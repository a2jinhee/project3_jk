==> flow/design.v <==
module PE
#(
    parameter DW                = 32     
 )
(
    input   wire                clk,
    input   wire                rst_n,
    input   wire                clr_i,
    input   wire                hold_i,
    input   signed [DW-1:0]     a_i,
    input   signed [DW-1:0]     b_i,
    output  signed [DW-1:0]     a_o,
    output  signed [DW-1:0]     b_o,
    output  signed [2*DW:0]     accum_o
);
    reg signed [DW-1:0]         a_reg;
    reg signed [DW-1:0]         b_reg;
    reg signed [2*DW:0]         accum;
    always_ff @(posedge clk)
    begin
        if (!rst_n | clr_i) begin
            a_reg                   <= 'd0;
            b_reg                   <= 'd0;
            accum                   <= 'd0;
        end
        else if (!hold_i) begin
            a_reg                   <= a_i;
            b_reg                   <= b_i;
            accum                   <= accum + (a_i * b_i);
        end
    end
    assign  a_o                 = a_reg;
    assign  b_o                 = b_reg;
    assign  accum_o             = accum;
endmodule
== From RTL to reports: PE ==
What the tools print for PE, step after step.
Line numbers count from 1 in the design file above.
Library cell names are shortened.
Not given: -
Set-up
  design top: PE
  clock input: clk
  standard-cell library: sky130hd
  library corner: tt_025C_1v80

== Elaborated design ==
Yosys after proc, flatten, opt, wreduce and memory -nomap, before mapping. Enables and synchronous resets that opt folds into registers are not counted as muxes. Memory bits, and registers merged into a memory's read port (data or address), are not among the register bits. Print and check cells are not counted. Equal cells are merged and count once.
Cells by class
  multipliers: 1
  $add $sub $neg: 1
  reductions and logical operators: 1
  bitwise logic cells: 1
Operator list (number)
  multiplier 32 x 32 -> 64 bit: 1
  adder 65 x 64 -> 65 bit: 1
  bitwise OR 1 bit: 1
  logical NOT 1 bit: 1
Storage and ports
  bits in registers: 129

== Longest topological paths ==
Depth = most cells in a row (Yosys ltp): at word level without a register or memory, in the mapped netlist without a sequential cell, where the memories' decode and read muxes count.
Depth
  depth after elaboration: 2
  ABC_AREA: 0
  depth in mapped cells: 30
  mapped depth without buffers: 28

== After synthesis ==
Yosys stat after the flow's synthesis: flattened, memories mapped to cells. It holds for the ABC_AREA given above (unset counts as 0); a run with the other value may have another netlist.
Cells by type
  fa_1: number 1222, total area 2.45E+04 sq um
  inv_1: number 1269, total area 4.76E+03 sq um
  and2_1: number 456, total area 2.85E+03 sq um
  ha_1: number 220, total area 2752.64 sq um
  dfxtp_1: number 129, total area 2.58E+03 sq um
  nand2_1: number 629, total area 2.36E+03 sq um
  clkbuf_1: number 241, total area 904.618 sq um
  mux2i_1: number 74, total area 740.71 sq um
  nor2_1: number 175, total area 656.88 sq um
  a21oi_1: number 107, total area 535.514 sq um
  xnor2_1: number 47, total area 411.645 sq um
  o21ai_0: number 42, total area 210.202 sq um
  a21o_1: number 22, total area 165.158 sq um
  xor2_1: number 17, total area 148.893 sq um
  nand3_1: number 24, total area 120.115 sq um
  o21bai_1: number 16, total area 120.115 sq um
  nand4_1: number 18, total area 112.608 sq um
  a211oi_1: number 14, total area 105.101 sq um
Not listed: further types 49, cells in them 144.
Mapped netlist
  sequential area: 2582.5 sq um
  cells in the netlist: 4866
  flip-flop cells: 129
  synthesis area: 45074.5 sq um

== Path before layout ==
OpenSTA on the mapped netlist: ideal clock, no wires. The path of least setup slack (recovery checks aside). Input and output delay are each 20% of the period. Register names are those of the netlist, which keeps one name where synthesis merged equal registers.
Timing post-synthesis
  path type: input -> register
  start point: input port b_i[0]
  end point: register accum[57]
  period: 15100 ps
  path slack: 3866 ps
  data required time: 14983 ps
  path delay: 8214 ps
  arrival time: 11117 ps
  launch time at the first pin: 3020 ps
  stages on the path: 27
  period reached after synthesis: 11234 ps
"path delay" is the arrival time less input delay plus setup time.
"stages on the path": output pins that drive a net of the path, with the launching flip-flop's if there is one; two outputs of one cell count as two.
"period reached after synthesis" is the clock period less the worst setup slack; recovery checks do not enter. This is arithmetic on one report: input and output delays are still those of the set period (20% each).
Between the ends stands the longest chain of elaborated cells between them, by number of cells; it is not shown to be the way that was timed. Of several equally long chains one is given.
A line is the first line of the expression or statement that the cell stems from. Yosys adds cells for indexed reads and writes and turns some case tables into memories.
Between the ends, post-synthesis
  cells stage by stage: clkbuf_1 -> nand2_1 -> fa_1 -> inv_1 -> fa_1 -> fa_1 -> inv_1 -> fa_1 -> inv_1 -> fa_1 -> fa_1 -> fa_1 -> inv_1 -> fa_1 -> inv_1 -> ha_1 -> clkbuf_2 -> nand2_1 -> or3_1 -> or3_1 -> o22ai_1 -> a2111oi_0 -> o21ai_2 -> a21oi_1 -> o31ai_1 -> xor2_1 -> a22o_1
  length of the longest elaborated chain: 2
Ends and longest elaborated chain, post-synthesis
  start, declared: RTL line 11  | input   signed [DW-1:0]     b_i,
  multiplier 32 x 32 -> 64 bit: RTL line 29  | accum                   <= accum + (a_i * b_i);
  adder 65 x 64 -> 65 bit: RTL line 29
  end, assigned: RTL line 24  | accum                   <= 'd0;
  end, assigned: RTL line 29
  end, declared: RTL line 18  | reg signed [2*DW:0]         accum;

== Timing after layout ==
From the final timing report of run 1: the path of least setup slack in the routed layout; clock arrival at registers is part of the times.
The report prints the path's times to 10 ps; the period is as set.
Timing post-layout
  path type: input -> register
  start point: input port b_i[31]
  end point: register accum[57]
  path slack: 4840 ps
  arrival time: 11860 ps
  period: 16300 ps
  stages on the path: 25
  data required time: 16700 ps
  launch time at the first pin: 3260 ps
Between the ends stands the longest chain of elaborated cells between them, by number of cells; it is not shown to be the way that was timed. Of several equally long chains one is given.
Between the ends, post-layout
  cells stage by stage: clkdlybuf4s50_1 -> buf_4 -> clkinv_1 -> nor2_1 -> fa_1 -> fa_1 -> fa_1 -> fa_1 -> fa_1 -> fa_1 -> fa_1 -> inv_1 -> fa_1 -> inv_1 -> ha_1 -> nand4_1 -> or3_1 -> or3_1 -> o22ai_1 -> a2111oi_0 -> o21ai_2 -> a21oi_1 -> o31ai_1 -> xor2_1 -> a22o_1
  length of the longest elaborated chain: 2
Ends and longest elaborated chain, post-layout
  start, declared: RTL line 11  | input   signed [DW-1:0]     b_i,
  multiplier 32 x 32 -> 64 bit: RTL line 29  | accum                   <= accum + (a_i * b_i);
  adder 65 x 64 -> 65 bit: RTL line 29
  end, assigned: RTL line 24  | accum                   <= 'd0;
  end, assigned: RTL line 29
  end, declared: RTL line 18  | reg signed [2*DW:0]         accum;

PE through Yosys and OpenROAD on sky130hd: 2 stored runs, unordered, with their settings and measured results. The constraints put input and output delay at 20% of the set period each and load the outputs with 0.01 pF.
"period achieved" means the clock period less the worst setup slack. The figure is calculated, with input and output delays left at 20% of the set period.
By "critical setup path time" is meant the share of the clock period that the worst setup path is allowed (20% is reserved at inputs, 20% at outputs), minus its slack. Clock arrival times at its registers enter into it.
"critical setup path time" is given in steps of 10 ps.

==> run 1: settings <==
{ "period_ns": 16.3, "CORE_UTILIZATION": 51, "PLACE_DENSITY": 0.79, "CELL_PAD_IN_SITES_DETAIL_PLACEMENT": 0, "CAP_MARGIN": 20, "MAX_ROUTING_LAYER": "met4", "CORE_MARGIN": 2, "SLEW_MARGIN": 20 }
==> run 1: results <==
area of the die: 90775.7 sq um
period achieved: 11459 ps
lowest setup slack: 4841 ps
critical setup path time: 8200 ps
worst setup path kind: input -> register
worst hold slack in the final report: 490 ps
standard-cell area after layout: 48579.1 sq um
final setup TNS: 0 ps
utilization after routing: 55.2%
Yosys chip area after synthesis: 45074.5 sq um

==> run 2: settings <==
{ "period_ns": 15.8, "CORE_UTILIZATION": 36, "PLACE_DENSITY_LB_ADDON": 0.19, "HOLD_SLACK_MARGIN": 0.04, "CORE_MARGIN": 2, "TNS_END_PERCENT": 90, "ABC_AREA": 0, "SLEW_MARGIN": 15, "MIN_ROUTING_LAYER": "met2", "MAX_ROUTING_LAYER": "met5", "CAP_MARGIN": 20 }
==> run 2: results <==
area of the die: 128053.0 sq um
period achieved: 11887 ps
lowest setup slack: 3913 ps
critical setup path time: 8730 ps
worst setup path kind: input -> register
worst hold slack in the final report: 494 ps
standard-cell area after layout: 49382.4 sq um
final setup TNS: 0 ps
utilization after routing: 39.8%
Yosys chip area after synthesis: 45074.5 sq um
